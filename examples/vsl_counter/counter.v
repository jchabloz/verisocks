==> flow/design.v <==
module counter #(
	parameter integer LENGTH = 10	 
) (
	input  wire arst_b,				 
	input  wire clk,				 
	output wire [LENGTH-1:0] count	 
);
	reg [LENGTH-1:0] counter;
	always @(posedge clk, negedge arst_b)
	begin
		if (!arst_b)
			counter <= {LENGTH{1'b0}};
		else
			counter <= counter + 1;
	end
	assign count = counter;
endmodule
# Step by step through the tools: counter

What the tools print for counter, step after step.
Line numbers count from 1 in the design file above.
Operators carry their Yosys type and port widths (W data, S select, Z words).
Not given: -

Top module: counter
Clock input: clk
Standard-cell library: sky130hd
Timing corner: tt_025C_1v80

# Word level

Yosys after proc, flatten, opt, wreduce and memory -nomap, before mapping. Enables and synchronous resets that opt folds into registers are not counted as muxes. Memory bits, and registers merged into a memory's read port (data or address), are not among the register bits. Print and check cells are not counted. Equal cells are merged and count once.

Word-level cells: 2
Input port bits: 2
Output and inout bits: 10
Register bits after elaboration: 10

Add/subtract/negate cells: 1

Operators with widths:

| cell                    | count |
| $add A10 B1 Y10 const B | 1 |

# Depth

Longest topological path by Yosys (ltp), each cell counted once; first at word level (registers and memories cut), then after technology mapping (sequential cells cut; the memories' decode and read muxes count).

Depth in word-level cells: 1
ABC_AREA: 0
Gate-level depth with buffers: 4
Gate-level depth less buffers: 4

# After synthesis

The flow's flattened synthesis, as Yosys stat reports it; memories are mapped. The netlist is that of the ABC_AREA named above (0 if unset); the other value can give another one.
The area totals of this step are shown rounded.

Cells by type:

| cell                     | count | area in all (µm²) |
| sky130_fd_sc_hd__dfrtp_1 | 10    | 250.24 |
| sky130_fd_sc_hd__xnor2_1 | 4     | 35.034 |
| sky130_fd_sc_hd__xor2_1  | 4     | 35.034 |
| sky130_fd_sc_hd__nand3_1 | 3     | 15.014 |
| sky130_fd_sc_hd__ha_1    | 1     | 12.512 |
| sky130_fd_sc_hd__nor4_2  | 1     | 12.512 |
| sky130_fd_sc_hd__inv_1   | 3     | 11.261 |
| sky130_fd_sc_hd__nor2_1  | 3     | 11.261 |
| sky130_fd_sc_hd__nand3_2 | 1     | 10.01 |
| sky130_fd_sc_hd__nand2_2 | 1     | 6.256 |
| sky130_fd_sc_hd__nand4_1 | 1     | 6.256 |
| sky130_fd_sc_hd__nor3_1  | 1     | 5.005 |
| sky130_fd_sc_hd__nand2_1 | 1     | 3.754 |

Synthesis area: 0.000414 mm²
Mapped cells: 34
Buffers: 0
Flip-flop cells: 10
Area of sequential cells: 0.00025 mm²

# Timing after synthesis

OpenSTA on the mapped netlist: ideal clock, no wires. The path of least setup slack (recovery checks aside). Input and output delay are each 20% of the period. Register names are those of the netlist, which keeps one name where synthesis merged equal registers.

Kind: register -> register
Start point: register counter[0]
End point: register counter[6]
Library setup time: 0.079 ns
Slack: 0.451 ns
Data required time: 1.481 ns
Clock period: 1.56 ns
Driving pins on the path: 5
Time at the first pin: 0.000 ns
Arrival time: 1.030 ns
Delay of the path: 1.109 ns
Buffers on the path: 0
Period reached after synthesis: 1.109 ns

"delay of the path" = arrival - input delay + setup time.
"driving pins on the path" counts driving pins, that of a launching flip-flop among them; a cell with two outputs on the path counts twice.
"period reached after synthesis" is the clock period less the worst setup slack; recovery checks do not enter. This is arithmetic on one report: input and output delays are still those of the set period (20% each).
The rows between start and end are the longest chain of elaborated cells between them; the timing report does not say that the signal goes this way. Where chains are equally long, one stands for them.
A line is the first line of the expression or statement that the cell stems from. Yosys adds cells for indexed reads and writes and turns some case tables into memories.

Cells stage by stage: sky130_fd_sc_hd__dfrtp_1 -> sky130_fd_sc_hd__ha_1 -> sky130_fd_sc_hd__nand4_1 -> sky130_fd_sc_hd__nor2_1 -> sky130_fd_sc_hd__xor2_1
Cells in the longest elaborated chain: 1
Elaborated cells between the ends (all ways): 1
RTL lines with such cells: 1
Those cells by class: add/sub: 1

RTL lines, path post-synthesis:

| item            | RTL line | source |
| from (decl)     | 8        | `reg [LENGTH-1:0] counter;` |
| from (assign)   | 12       | `counter <= {LENGTH{1'b0}};` |
| from (assign)   | 14       | `counter <= counter + 1;` |
| $add A10 B1 Y10 | 14       |  |
| to (assign)     | 12       |  |
| to (assign)     | 14       |  |
| to (decl)       | 8        |  |

# Path in the finished layout

From the final timing report of run A: the path of least setup slack in the routed layout; clock arrival at registers is part of the times.

Kind: register -> output
Start point: register counter[0]
End point: output count[0]
Data required time: 0.64 ns
Time at the first pin: 0.26 ns
Driving pins on the path: 3
Slack: -0.31 ns
Buffers on the path: 2
Arrival time: 0.95 ns
Clock period: 0.802 ns
Output delay: 0.16 ns

Cells stage by stage: sky130_fd_sc_hd__dfrtp_2 -> sky130_fd_sc_hd__buf_4 -> sky130_fd_sc_hd__buf_6
Cells in the longest elaborated chain: 0
Elaborated cells between the ends (all ways): 0
RTL lines with such cells: 0

RTL lines, path post-layout:

| item          | RTL line | source |
| from (decl)   | 8        | `reg [LENGTH-1:0] counter;` |
| from (assign) | 12       | `counter <= {LENGTH{1'b0}};` |
| from (assign) | 14       | `counter <= counter + 1;` |
| to (decl)     | 6        | `output wire [LENGTH-1:0] count` |

Record of 2 stored runs of the RTL-to-layout flow on counter, platform sky130hd. The runs are unordered. Constraints: input delay and output delay 20% of the set period each, output load 0.01 pF.
By "reached clock period" is meant the clock period of the run minus its worst setup slack. This is arithmetic on one report: input and output delays are still those of the set period (20% each).
Results are given in rounded form.
Settings: -- = not set for that run.

| name                                  | run A    | run B    |
| period_ns                             | 0.802    | 1.89     |
| CORE_UTILIZATION                      | 21       | 18       |
| SETUP_SLACK_MARGIN                    | 0.05     | 0.49     |
| PLACE_DENSITY_LB_ADDON                | 0.15     | --       |
| CELL_PAD_IN_SITES_GLOBAL_PLACEMENT    | 1        | --       |
| TNS_END_PERCENT                       | 70       | 85       |
| GPL_TIMING_DRIVEN                     | 0        | 0        |
| CTS_CLUSTER_DIAMETER                  | 236      | 337      |
| MIN_ROUTING_LAYER                     | met1     | --       |
| CAP_MARGIN                            | 20       | 20       |
| CORE_MARGIN                           | 2        | 2        |
| SLEW_MARGIN                           | 20       | 20       |
| CELL_PAD_IN_SITES_DETAIL_PLACEMENT    | --       | 2        |
| CTS_CLUSTER_SIZE                      | --       | 21       |
| netlist area reported by Yosys (mm²)  | 0.000414 | 0.000414 |
| area of the die (mm²)                 | 0.00234  | 0.0027   |
| standard-cell area after layout (mm²) | 0.000762 | 0.000646 |
| setup slack of the worst path (ns)    | -0.308   | 0.353    |
| post-route setup TNS (ns)             | -3.91    | 0.000    |
| reached clock period (ns)             | 1.110    | 1.537    |
